==> flow/design.v <==
`timescale 1ns/10ps
module master_write(
	clk,
	rst,
	cpu_write_signal,
	cpu_write_data,
	address,
	D_type,
	cpu_write_pause,
	AWID_M,
	AWADDR_M,
	AWLEN_M,
	AWSIZE_M,
	AWBURST_M,
	AWVALID_M,
	WDATA_M,
	WSTRB_M,
	WLAST_M,
	WVALID_M,
	BREADY_M,
	WREADY_M,
	AWREADY_M,
	BID_M,
	BRESP_M,
	BVALID_M
);
	localparam STATE_IDLE        =2'b00;
	localparam STATE_SEND_ADDRESS=2'b01;
	localparam STATE_SEND_DATA   =2'b10;
	localparam STATE_GET_RESPONSE=2'b11;
	input                              clk;
	input                              rst;
	input                              cpu_write_signal;
	input        [               31:0] cpu_write_data;
	input        [               31:0] address;
	output logic                       cpu_write_pause;
	output logic [  4-1:0] AWID_M;
	output logic [32-1:0] AWADDR_M;
	output logic [ 4-1:0] AWLEN_M;
	output logic [3-1:0] AWSIZE_M;
	output logic [               1:0] AWBURST_M;
	output logic                      AWVALID_M;
	output logic [32-1:0] WDATA_M;
	output logic [4-1:0] WSTRB_M;
	output logic                      WLAST_M;
	output logic                      WVALID_M;
	output logic                      BREADY_M;
	input                             WREADY_M;
	input                             AWREADY_M;
	input        [  4-1:0] BID_M;
	input        [               1:0] BRESP_M;
	input                             BVALID_M;
	input        [               2:0] D_type;
	logic         [               1:0] cs;
	logic         [               1:0] ns;
	logic	      [               3:0] WSTRB_M_register_out;
	logic         [              31:0] AWADDR_M_register_out;
	logic         [              31:0] WDATA_M_register_out;
	logic         [  4-1:0] BID_M_register_out;
	logic         [               1:0] BRESP_M_register_out;
	logic                              BVALID_M_register_out;
	logic         [               3:0] AWID_M_register_out;
	logic                              AWREADY_M_register_out;
	logic                              WREADY_M_register_out;
	always_ff@(posedge clk or negedge rst)
	begin
		if(!rst)
		begin
			cs<=STATE_IDLE;
		end
		else
		begin
			cs<=ns;
		end
	end
	always_ff@(posedge clk or negedge rst)
	begin
		if(!rst)
		begin
			WSTRB_M_register_out   <=4'b1111;
			AWADDR_M_register_out  <=32'b0;
			WDATA_M_register_out   <=32'd0;
			AWID_M_register_out    <=4'b0000;
			AWREADY_M_register_out <=1'b0;
			WREADY_M_register_out  <=1'b0;
		end
		else
		begin
			WSTRB_M_register_out   <=WSTRB_M;
			AWADDR_M_register_out  <=AWADDR_M;
			WDATA_M_register_out   <=WDATA_M;
			AWID_M_register_out    <=AWID_M;
			AWREADY_M_register_out <=AWREADY_M;
			WREADY_M_register_out  <=WREADY_M;
		end
	end
	always_comb
	begin
		case(cs)
			STATE_IDLE:
			begin
				if(cpu_write_signal==1'b1)
				begin
					ns              =STATE_SEND_ADDRESS;
					cpu_write_pause =1'b1;
					WDATA_M         =cpu_write_data;
					case(D_type)
						3'b000: 
						begin
							WSTRB_M =address[0]?4'b1101:4'b1110;
						end
						3'b001:
						begin
							WSTRB_M=4'b1100;
						end
						3'b010:
						begin
							WSTRB_M=4'b0000;
						end
						3'b100:
						begin
							WSTRB_M=address[0]?4'b0111:4'b1011;
						end
						3'b101:
						begin
							WSTRB_M=4'b0011;
						end
						default:
						begin
							WSTRB_M=4'b1111;
						end
					endcase
				end
				else
				begin
					ns              =STATE_IDLE;
					cpu_write_pause =1'b0;
					WDATA_M         =32'd0;
					WSTRB_M=4'b1111;
				end
				AWID_M              =4'b0010;
				AWADDR_M            =32'd0;
				AWVALID_M           =1'b0;
				WLAST_M             =1'b0;
				WVALID_M            =1'b0;
				BREADY_M            =1'b0;
			end
			STATE_SEND_ADDRESS:
			begin
				if(AWREADY_M_register_out==1'b1)
				begin
					ns=STATE_SEND_DATA;
				end
				else
				begin
					ns=STATE_SEND_ADDRESS;
				end
				AWID_M         =4'b0001;
				AWADDR_M       =address;
				AWVALID_M      =1'b1;
				WDATA_M        =WDATA_M_register_out;
				WSTRB_M        =WSTRB_M_register_out;
				WLAST_M        =1'b0;
				WVALID_M       =1'b0;
				BREADY_M       =1'b0;
				cpu_write_pause=1'b1;	
			end
			STATE_SEND_DATA:
			begin
				if(WREADY_M_register_out==1'b1)
				begin
					ns         =STATE_GET_RESPONSE;
					WVALID_M   =1'b1;
				end
				else
				begin
					ns         =STATE_SEND_DATA;
					WVALID_M   =1'b0;
				end
				AWID_M         =AWID_M_register_out;
				AWADDR_M       =AWADDR_M_register_out;
				AWVALID_M      =1'b1;
				WDATA_M        =WDATA_M_register_out;
				WSTRB_M        =WSTRB_M_register_out;
				WLAST_M        =1'b1;
				BREADY_M       =1'b1;
				cpu_write_pause=1'b1;					
			end				
			STATE_GET_RESPONSE:
			begin
				if(BVALID_M==1'b1)
				begin
					ns=STATE_IDLE;
				end
				else
				begin
					ns=STATE_GET_RESPONSE;
				end
				BREADY_M       =1'b1;
				AWID_M         =AWID_M_register_out;
				AWADDR_M       =AWADDR_M_register_out;
				AWVALID_M      =1'b0;
				WDATA_M        =WDATA_M_register_out;
				WSTRB_M        =WSTRB_M_register_out;
				WLAST_M        =1'b0;
				WVALID_M       =1'b0;
				cpu_write_pause=1'b1;	
			end
		endcase
	end
	always_comb
	begin
		AWLEN_M  =4'd0;
		AWSIZE_M =3'd2;
		AWBURST_M=2'd1;
	end
endmodule
# Step by step through the tools: master_write
# The steps from the RTL of master_write to its reports follow in flow order.
# Lines are those of the file above, counted from 1.
# Operators: Yosys type, input widths -> output width; for muxes data width and select width s.
# Cell names lack the library's common part.
# Not given: -
[design] design="master_write" clock="clk" cell_library="sky130hd" lib_corner="tt_025C_1v80"

# After elaboration
# Source: Yosys, flattened and elaborated, memories not mapped. Widths are those after wreduce; folded enables and synchronous resets count as part of the registers. Registers that Yosys merges into a memory's read port (data or address) are not register bits. Print and check cells do not count.
[op_classes] shift=0 logic=0 compare=0 muxes=21 reduce_logical=8 n_div=0 n_addsub=0 equal=7 multipliers=0
[op_table] op="$pmux 32 s3" count=1
[op_table] op="$pmux 32 s2" count=1
[op_table] op="$mux 32" count=1
[op_table] op="$pmux 4 s5" count=1
[op_table] op="$pmux 4 s3" count=1
[op_table] op="$pmux 1 s2" count=5
[op_table] op="$reduce_or 2->1" count=4
[op_table] op="$pmux 4 s2" count=1
[op_table] op="$pmux 2 s4" count=1
[op_table] op="$mux 4" count=2
[op_table] op="$eq 3x3->1 const B" count=2
[op_table] op="$reduce_or 3->1" count=2
[op_table] op="$mux 2" count=3
[op_table] op="$eq 2x2->1 const B" count=2
[op_table] op="$mux 1" count=4
[op_table] op="$eq 3x1->1 const B" count=1
[op_table] op="$eq 3x2->1 const B" count=1
[op_table] op="$logic_not 3->1" count=1
[op_table] op="$eq 2x1->1 const B" count=1
[op_table] op="$logic_not 2->1" count=1
[bits] ram_bits=0 inputBits=79 n_memories=0 latch_bits=0 regBits=76 output_inout_bits=86 mem_bits_ro=0 clocked_rd_ports_x_width=0

# Logic depth
# Longest topological path by Yosys (ltp), each cell counted once; first at word level (registers and memories cut), then after technology mapping (sequential cells cut; the memories' decode and read muxes count).
[logic_depth] ltp_word=4 ABC_AREA=0 mapped_depth=5 depth_no_buf=3

# After synthesis
# The flow's flattened synthesis, as Yosys stat reports it; memories are mapped. The netlist is that of the ABC_AREA named above (0 if unset); the other value can give another one.
[types] cell_type="dfrtp_1" count=73 area_total_um2=1.83E+03
[types] cell_type="a22o_1" count=32 area_total_um2=280.269
[types] cell_type="nand2_1" count=72 area_total_um2=270.259
[types] cell_type="nand3_1" count=32 area_total_um2=160.154
[types] cell_type="dfstp_2" count=5 area_total_um2=131.376
[types] cell_type="buf_4" count=14 area_total_um2=105.101
[types] cell_type="buf_6" count=5 area_total_um2=56.304
[types] cell_type="buf_8" count=3 area_total_um2=45.043
[types] cell_type="nor2_1" count=8 area_total_um2=30.029
[types] cell_type="a31oi_1" count=4 area_total_um2=25.024
[types] cell_type="buf_2" count=5 area_total_um2=25.024
[types] cell_type="and2_1" count=3 area_total_um2=18.768
[types] cell_type="inv_1" count=5 area_total_um2=18.768
[types] cell_type="nor3_4" count=1 area_total_um2=16.266
[types] cell_type="nand3b_1" count=2 area_total_um2=15.014
[types] cell_type="o21ai_0" count=3 area_total_um2=15.014
[types] cell_type="or3_1" count=2 area_total_um2=12.512
[types] cell_type="a211oi_1" count=1 area_total_um2=7.507
# Other cell types: 7; their cells: 9.
[mapped] flip_flops=78 cells=279 synth_area_um2=3104.2 sequential_area_um2=1958.1

# Worst setup path after synthesis
# Path of least setup slack by OpenSTA after synthesis, without wires, with an ideal clock, recovery checks aside; 20% of the period is set as input and as output delay. Where synthesis merged equal registers, the netlist keeps one of their names.
[synth_path] kind="register to output" start="register cs" end="output WSTRB_M[0]" path_stages=6 delay_ns=1.225 t_arrival_ns=1.225 n_path_buf=2 path_slack_ns=0.295 period_ns=1.9 required_time_ns=1.520 synth_period_reached_ns=1.605
# "delay_ns" = arrival - input delay + setup time.
# A path that ends at an output port has no setup time.
# "path_stages": output pins that drive a net of the path, with the launching flip-flop's if there is one; two outputs of one cell count as two.
# "synth_period_reached_ns" = period - worst setup slack (recovery checks aside). The figure is calculated, with input and output delays left at 20% of the set period.
# Where an end lacks its bit number, it is one bit of the signal, or one of the new flip-flops if synthesis recoded a state register.
# Between the ends stands the longest chain of elaborated cells between them, by number of cells; it is not shown to be the way that was timed. Of several equally long chains one is given.
# Each line given opens the expression or statement behind the cell; cells for indexed reads and writes are added by Yosys, which also makes memories of some case tables.
[synth_via] path_cell_list="dfrtp_1 > buf_2 > nor3_4 > buf_6 > nor2_1 > a31oi_1" elab_chain_len=3
[synth_lines] item="from (decl)" line=54 source="logic [ 1:0] cs;"
[synth_lines] item="from (assign)" line=69 source="cs<=STATE_IDLE;"
[synth_lines] item="from (assign)" line=73 source="cs<=ns;"
[synth_lines] item="$eq 2x2->1" line=99 source="case(cs)"
[synth_lines] item="$reduce_or 3->1"
[synth_lines] item="$pmux 4 s2" line=99
[synth_lines] item="to (decl)" line=44 source="output logic [4-1:0] WSTRB_M;"

# Path in the finished layout
# Path of least setup slack in the final report of run B (OpenROAD, finished layout, wires in). Where an end is a register, its clock arrival counts in the times.
[layout_path] kind="register to output" start="register cs" end="output WDATA_M[8]" t_arrival_ns=1.83 path_stages=7 period_ns=2.59 required_time_ns=2.07 n_path_buf=3 path_slack_ns=0.24
# Where an end lacks its bit number, it is one bit of the signal, or one of the new flip-flops if synthesis recoded a state register.
[layout_via] path_cell_list="dfrtp_2 > or3_4 > buf_12 > buf_12 > nand2_1 > nand2_1 > buf_2"
[layout_lines] item="from (decl)" line=54 source="logic [ 1:0] cs;"
[layout_lines] item="from (assign)" line=69 source="cs<=STATE_IDLE;"
[layout_lines] item="from (assign)" line=73 source="cs<=ns;"
[layout_lines] item="to (decl)" line=43 source="output logic [32-1:0] WDATA_M;"
# No chain of elaborated cells between the ends is given.

Ticket comment

Measured results for master_write: 2 stored runs of the Yosys and OpenROAD flow on sky130hd. The settings differ; the order carries no meaning. The constraints put input and output delay at 20% of the set period each and load the outputs with 0.01 pF.
"clock_period_reached_ns" = clock period - worst setup slack. The figure is calculated, with input and output delays left at 20% of the set period.
"worstPathTime_ns" is the time allowed to the run's worst setup path (the clock period less input and output delay, where it has them) less its slack. Clock arrival times count: a late capture clock shortens it, a late launch clock lengthens it.
By "final_power_w" is meant OpenSTA's value without simulated activity: inputs other than the clock are taken to toggle once in ten clock periods, and the tool carries that through the logic.

[flow] run A: files
==> flow/run.sh <==
#!/bin/bash
# the make line also repeats the synthesis and layout settings of config.mk as NAME=value (left out here)
make -C /OpenROAD-flow-scripts/flow DESIGN_CONFIG=/design/flow/config.mk WORK_HOME=/design/flow/orfs CLKGATE_MAP_FILE= finish
==> flow/config.mk <==
export PLATFORM = sky130hd
export DESIGN_NAME = master_write
export DESIGN_NICKNAME = master_write
export VERILOG_FILES = /design/flow/design.v
export SDC_FILE = /design/flow/constraint.sdc
export NUM_CORES = 4
export LEC_CHECK = 0
export ABC_AREA = 0
export CAP_MARGIN = 20
export CELL_PAD_IN_SITES_DETAIL_PLACEMENT = 0
export CELL_PAD_IN_SITES_GLOBAL_PLACEMENT = 1
export CORE_MARGIN = 2
export CORE_UTILIZATION = 52
export GPL_TIMING_DRIVEN = 1
export PLACE_DENSITY_LB_ADDON = 0.11
export SETUP_SLACK_MARGIN = -0.12
export SLEW_MARGIN = 20
==> flow/constraint.sdc <==
create_clock -name core_clock -period 1.49 [get_ports {clk}]
set_input_delay 0.2980 -clock core_clock [delete_from_list [all_inputs] [get_ports {clk}]]
set_output_delay 0.2980 -clock core_clock [all_outputs]
set_load 0.01 [all_outputs]

[flow] run A: not finished: placement ended with error FLW-0024

[flow] run B: files
==> flow/run.sh <==
#!/bin/bash
# the make line also repeats the synthesis and layout settings of config.mk as NAME=value (left out here)
make -C /OpenROAD-flow-scripts/flow DESIGN_CONFIG=/design/flow/config.mk WORK_HOME=/design/flow/orfs CLKGATE_MAP_FILE= finish
==> flow/config.mk <==
export PLATFORM = sky130hd
export DESIGN_NAME = master_write
export DESIGN_NICKNAME = master_write
export VERILOG_FILES = /design/flow/design.v
export SDC_FILE = /design/flow/constraint.sdc
export NUM_CORES = 4
export LEC_CHECK = 0
export CAP_MARGIN = 20
export CORE_ASPECT_RATIO = 1.59
export CORE_MARGIN = 3
export CORE_UTILIZATION = 47
export GPL_TIMING_DRIVEN = 0
export HOLD_SLACK_MARGIN = 0.09
export MAX_ROUTING_LAYER = met4
export PLACE_DENSITY_LB_ADDON = 0.05
export SETUP_SLACK_MARGIN = 0.58
export SLEW_MARGIN = 20
==> flow/constraint.sdc <==
create_clock -name core_clock -period 2.59 [get_ports {clk}]
set_input_delay 0.5180 -clock core_clock [delete_from_list [all_inputs] [get_ports {clk}]]
set_output_delay 0.5180 -clock core_clock [all_outputs]
set_load 0.01 [all_outputs]

[flow] run B: metrics
[metrics] final_power_w = 0.004757
[metrics] fin_hold_ws_ns = 0.468
[metrics] design.die.area_um2 = 7642.1
[metrics] cell_area_final_um2 = 5714.2
[metrics] timing.setup.ws_ns = 0.240
[metrics] clock_period_reached_ns = 2.350
[metrics] ys_area_um2 = 3104.2
[metrics] worstPathTime_ns = 1.83
[metrics] worstPathKind = register to output
[metrics] finalUtil_pct = 91.3
[metrics] final_setup_tns_ns = 0.000
