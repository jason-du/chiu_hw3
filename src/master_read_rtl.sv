==> flow/design.v <==
`timescale 1ns/10ps
module master_read(
	clk,
	rst,
	cpu_read_signal,
	address,
	read_data,
	read_pause_cpu,
	ARID_M,
	ARADDR_M,
	ARLEN_M,     
	ARSIZE_M,
	ARBURST_M,
	ARVALID_M,
	RREADY_M,
	ARREADY_M,
	RID_M, 
	RDATA_M,
	RRESP_M,
	RLAST_M,
	RVALID_M
);
	localparam STATE_IDLE        =2'b00;
	localparam STATE_SEND_ADDRESS=2'b01;
	localparam STATE_GET_DATA    =2'b10;
	input                             clk;
	input                             rst;	
	input                             cpu_read_signal;
    input        [              31:0] address; 	
	logic        [               1:0] dmcs;
	logic        [               1:0] dmns;
	logic        [               1:0] imcs;
	logic        [               1:0] imns;
	input                             ARREADY_M;
	input        [  4-1:0] RID_M;
	input        [32-1:0] RDATA_M;
	input        [               1:0] RRESP_M;
	input                             RLAST_M;
	input                             RVALID_M;
	output logic [  4-1:0] ARID_M;
	output logic [32-1:0] ARADDR_M;
	output logic [ 4-1:0] ARLEN_M; 
	output logic [3-1:0] ARSIZE_M; 
	output logic [               1:0] ARBURST_M; 
	output logic                      ARVALID_M;
	output logic                      RREADY_M;
	output logic [              31:0] read_data;      
	output logic                      read_pause_cpu;
	logic        [               1:0] cs;
	logic        [               1:0] ns;
	logic        [              31:0] read_data_register_out;
	logic        [              31:0] ARADDR_M_register_out;
	logic                             ARREADY_M_register_out;
	logic                             RLAST_M_register_out;
	always_ff@(posedge clk or negedge rst)
	begin
		if(!rst)
		begin
			cs<=STATE_IDLE;
		end
		else
		begin
			cs<=ns;
		end
	end
	always_ff@(posedge clk or negedge rst)
	begin
		if(!rst)
		begin
			read_data_register_out <=32'd0;
			ARADDR_M_register_out  <=32'd0;
			ARREADY_M_register_out <=1'b0;
			RLAST_M_register_out   <=1'b0;
		end
		else
		begin
			read_data_register_out <=read_data;
			ARADDR_M_register_out  <=ARADDR_M;
			ARREADY_M_register_out <=ARREADY_M;
			RLAST_M_register_out   <=RLAST_M;
		end
	end
	always_comb
	begin
		case(cs)
			STATE_IDLE:
			begin
				if(cpu_read_signal)
				begin
					ns             =STATE_SEND_ADDRESS;
					read_pause_cpu =1'b1;
					ARADDR_M       =address;
				end
				else
				begin
					ns             =STATE_IDLE;
					read_pause_cpu =1'b0;
					ARADDR_M       =32'd0;
				end
				ARID_M             =4'b0010;
				ARVALID_M          =1'b0;
				RREADY_M           =1'b0;
				read_data          =read_data_register_out;
			end
			STATE_SEND_ADDRESS:
			begin
				if(ARREADY_M_register_out==1'b1)
				begin
					ns=STATE_GET_DATA;
				end
				else
				begin
					ns=STATE_SEND_ADDRESS;
				end
				ARVALID_M      =1'b1;
				ARID_M         =4'b0001;
				ARADDR_M       =ARADDR_M_register_out;
				RREADY_M       =1'b0;
				read_pause_cpu =1'b1;
				read_data      =32'd0;
			end
			STATE_GET_DATA:
			begin
				ns             =RVALID_M?STATE_IDLE:STATE_GET_DATA;
				RREADY_M       =1'b1;
				ARID_M         =4'b0001;
				ARADDR_M       =ARADDR_M_register_out;
				ARVALID_M      =1'b1;
				RREADY_M       =1'b1;
				read_pause_cpu =1'b1;
				read_data      =(RRESP_M==2'b00 && RVALID_M==1'b1)?RDATA_M:32'd0;
			end
			default:
			begin
				ARID_M         =4'b0010;
				ARADDR_M       =32'd0;
				ARVALID_M      =1'b0;
				RREADY_M       =1'b0;
				read_pause_cpu =1'b0;
				read_data      =32'd0;
				ns             =STATE_IDLE;
			end
		endcase
	end
	always_comb
	begin
		ARLEN_M               =4'd0;
		ARSIZE_M              =3'd2;
		ARBURST_M             =2'd1;
	end
endmodule
# Reports on master_read
# Tool output for the design above, in the order of the flow.
# Lines are those of the file above, counted from 1.
# Operators carry their Yosys type and port widths (W data, S select, Z words).
# Cell names lack the library's common part.
# The mark n/a stands for no value.
# inputs
design,master_read
clock_port,clk
lib,sky130hd
pvt_corner,tt_025C_1v80

# Word level
# Source: Yosys, flattened and elaborated, memories not mapped. Widths are those after wreduce; folded enables and synchronous resets count as part of the registers. Registers that Yosys merges into a memory's read port (data or address) are not register bits. Print and check cells do not count.
# word_totals
ff_bits,67
input_bits,76
output_inout_bits,80
wordCells,23
# op_classes
equal,2
mux,13
reduce_and_logical,4
# op_table
cell,n
$pmux W32 S2,2
$mux W32,2
$pmux W2 S3,1
$mux W2,3
$logic_not A2 Y1,2
$mux W1,4
$eq A2 B1 Y1 const B,1
$eq A2 B2 Y1 const B,1
$reduce_or A2 Y1,1
$pmux W1 S2,1
$logic_and A1 B1 Y1,1

# Longest topological paths
# Longest topological path by Yosys (ltp), each cell counted once; first at word level (registers and memories cut), then after technology mapping (sequential cells cut; the memories' decode and read muxes count).
# depth
depth_word,4
ABC_AREA,0
depth_mapped,5
depth_no_buf,3

# Netlist
# The flow's flattened synthesis, as Yosys stat reports it; memories are mapped. The netlist is that of the ABC_AREA named above (0 if unset); the other value can give another one.
# The area totals of this step are shown rounded.
# synth_totals
cell_count,175
area_mm2,0.00255
seqArea_mm2,0.0017
ff_cells,68
# by_type
cell_type,n,area_total_um2
dfrtp_1,67,1.68E+03
a22o_1,64,560.538
buf_4,14,105.101
buf_6,5,56.304
buf_2,7,35.034
dfstp_2,1,26.275
inv_1,4,15.014
and4bb_1,1,12.512
o21ai_0,2,10.01
a21o_1,1,7.507
clkbuf_1,2,7.507
conb_1,2,7.507
nand2_1,2,7.507
and2_1,1,6.256
nand2b_1,1,6.256
or2_1,1,6.256

# Timing after synthesis
# OpenSTA on the mapped netlist: ideal clock, no wires. The path of least setup slack (recovery checks aside). Input and output delay are each 20% of the period. Register names are those of the netlist, which keeps one name where synthesis merged equal registers.
# synth_path
path_kind,flip-flop to output port
startpoint,reg cs
endpoint,out ARADDR_M[18]
period_ns,1.97
output_delay_ns,0.394
launch_ns,0.000
t_arrival_ns,1.233
t_required_ns,1.576
slack_ns,0.343
delay_ns,1.233
path_stages,6
path_buffers,3
synth_period_reached_ns,1.627
# "delay_ns" is the arrival time less input delay plus setup time.
# A path that ends at an output port has no setup time.
# "path_stages" counts driving pins, that of a launching flip-flop among them; a cell with two outputs on the path counts twice.
# "synth_period_reached_ns" is the clock period less the worst setup slack; recovery checks do not enter. This is arithmetic on one report: input and output delays are still those of the set period (20% each).
# An end named without its bit number is one bit of that signal or, where synthesis recoded a state register, one of its new flip-flops.
# synth_via
cell_sequence,dfstp_2 -> buf_2 -> and2_1 -> buf_6 -> buf_2 -> a22o_1
# synth_rtl
element,line,source
start: declaration,49,logic [ 1:0] cs;
start: assignment,59,cs<=STATE_IDLE;
start: assignment,63,cs<=ns;
end: declaration,41,output logic [32-1:0] ARADDR_M;
# Chain of elaborated cells between the ends: none given.

module master_read, platform sky130hd, 2 stored runs of the flow under differing settings, order arbitrary. Input and output delays are each 20% of the period that was set; the output load is 0.01 pF.

Flow run A, flow files:
==> flow/run.sh <==
#!/bin/bash
# the make line also repeats the synthesis and layout settings of config.mk as NAME=value (left out here)
make -C /OpenROAD-flow-scripts/flow DESIGN_CONFIG=/design/flow/config.mk WORK_HOME=/design/flow/orfs CLKGATE_MAP_FILE= finish
==> flow/config.mk <==
export PLATFORM = sky130hd
export DESIGN_NAME = master_read
export DESIGN_NICKNAME = master_read
export VERILOG_FILES = /design/flow/design.v
export SDC_FILE = /design/flow/constraint.sdc
export NUM_CORES = 4
export LEC_CHECK = 0
export CAP_MARGIN = 20
export CORE_MARGIN = 2
export CORE_UTILIZATION = 66
export SLEW_MARGIN = 20
==> flow/constraint.sdc <==
create_clock -name core_clock -period 1.85 [get_ports {clk}]
set_input_delay 0.3700 -clock core_clock [delete_from_list [all_inputs] [get_ports {clk}]]
set_output_delay 0.3700 -clock core_clock [all_outputs]
set_load 0.01 [all_outputs]

Flow run A: did not finish, placement stopped with GPL-0301

Flow run B, flow files:
==> flow/run.sh <==
#!/bin/bash
# the make line also repeats the synthesis and layout settings of config.mk as NAME=value (left out here)
make -C /OpenROAD-flow-scripts/flow DESIGN_CONFIG=/design/flow/config.mk WORK_HOME=/design/flow/orfs CLKGATE_MAP_FILE= finish
==> flow/config.mk <==
export PLATFORM = sky130hd
export DESIGN_NAME = master_read
export DESIGN_NICKNAME = master_read
export VERILOG_FILES = /design/flow/design.v
export SDC_FILE = /design/flow/constraint.sdc
export NUM_CORES = 4
export LEC_CHECK = 0
export ABC_AREA = 1
export CAP_MARGIN = 20
export CELL_PAD_IN_SITES_DETAIL_PLACEMENT = 2
export CORE_MARGIN = 6
export CORE_UTILIZATION = 30
export CTS_CLUSTER_DIAMETER = 251
export GPL_ROUTABILITY_DRIVEN = 1
export MIN_ROUTING_LAYER = met2
export PLACE_DENSITY = 0.44
export SETUP_SLACK_MARGIN = 0.48
export SLEW_MARGIN = 20
==> flow/constraint.sdc <==
create_clock -name core_clock -period 1.63 [get_ports {clk}]
set_input_delay 0.3260 -clock core_clock [delete_from_list [all_inputs] [get_ports {clk}]]
set_output_delay 0.3260 -clock core_clock [all_outputs]
set_load 0.01 [all_outputs]

Flow run B: did not finish, clock tree synthesis stopped with DPL-0033
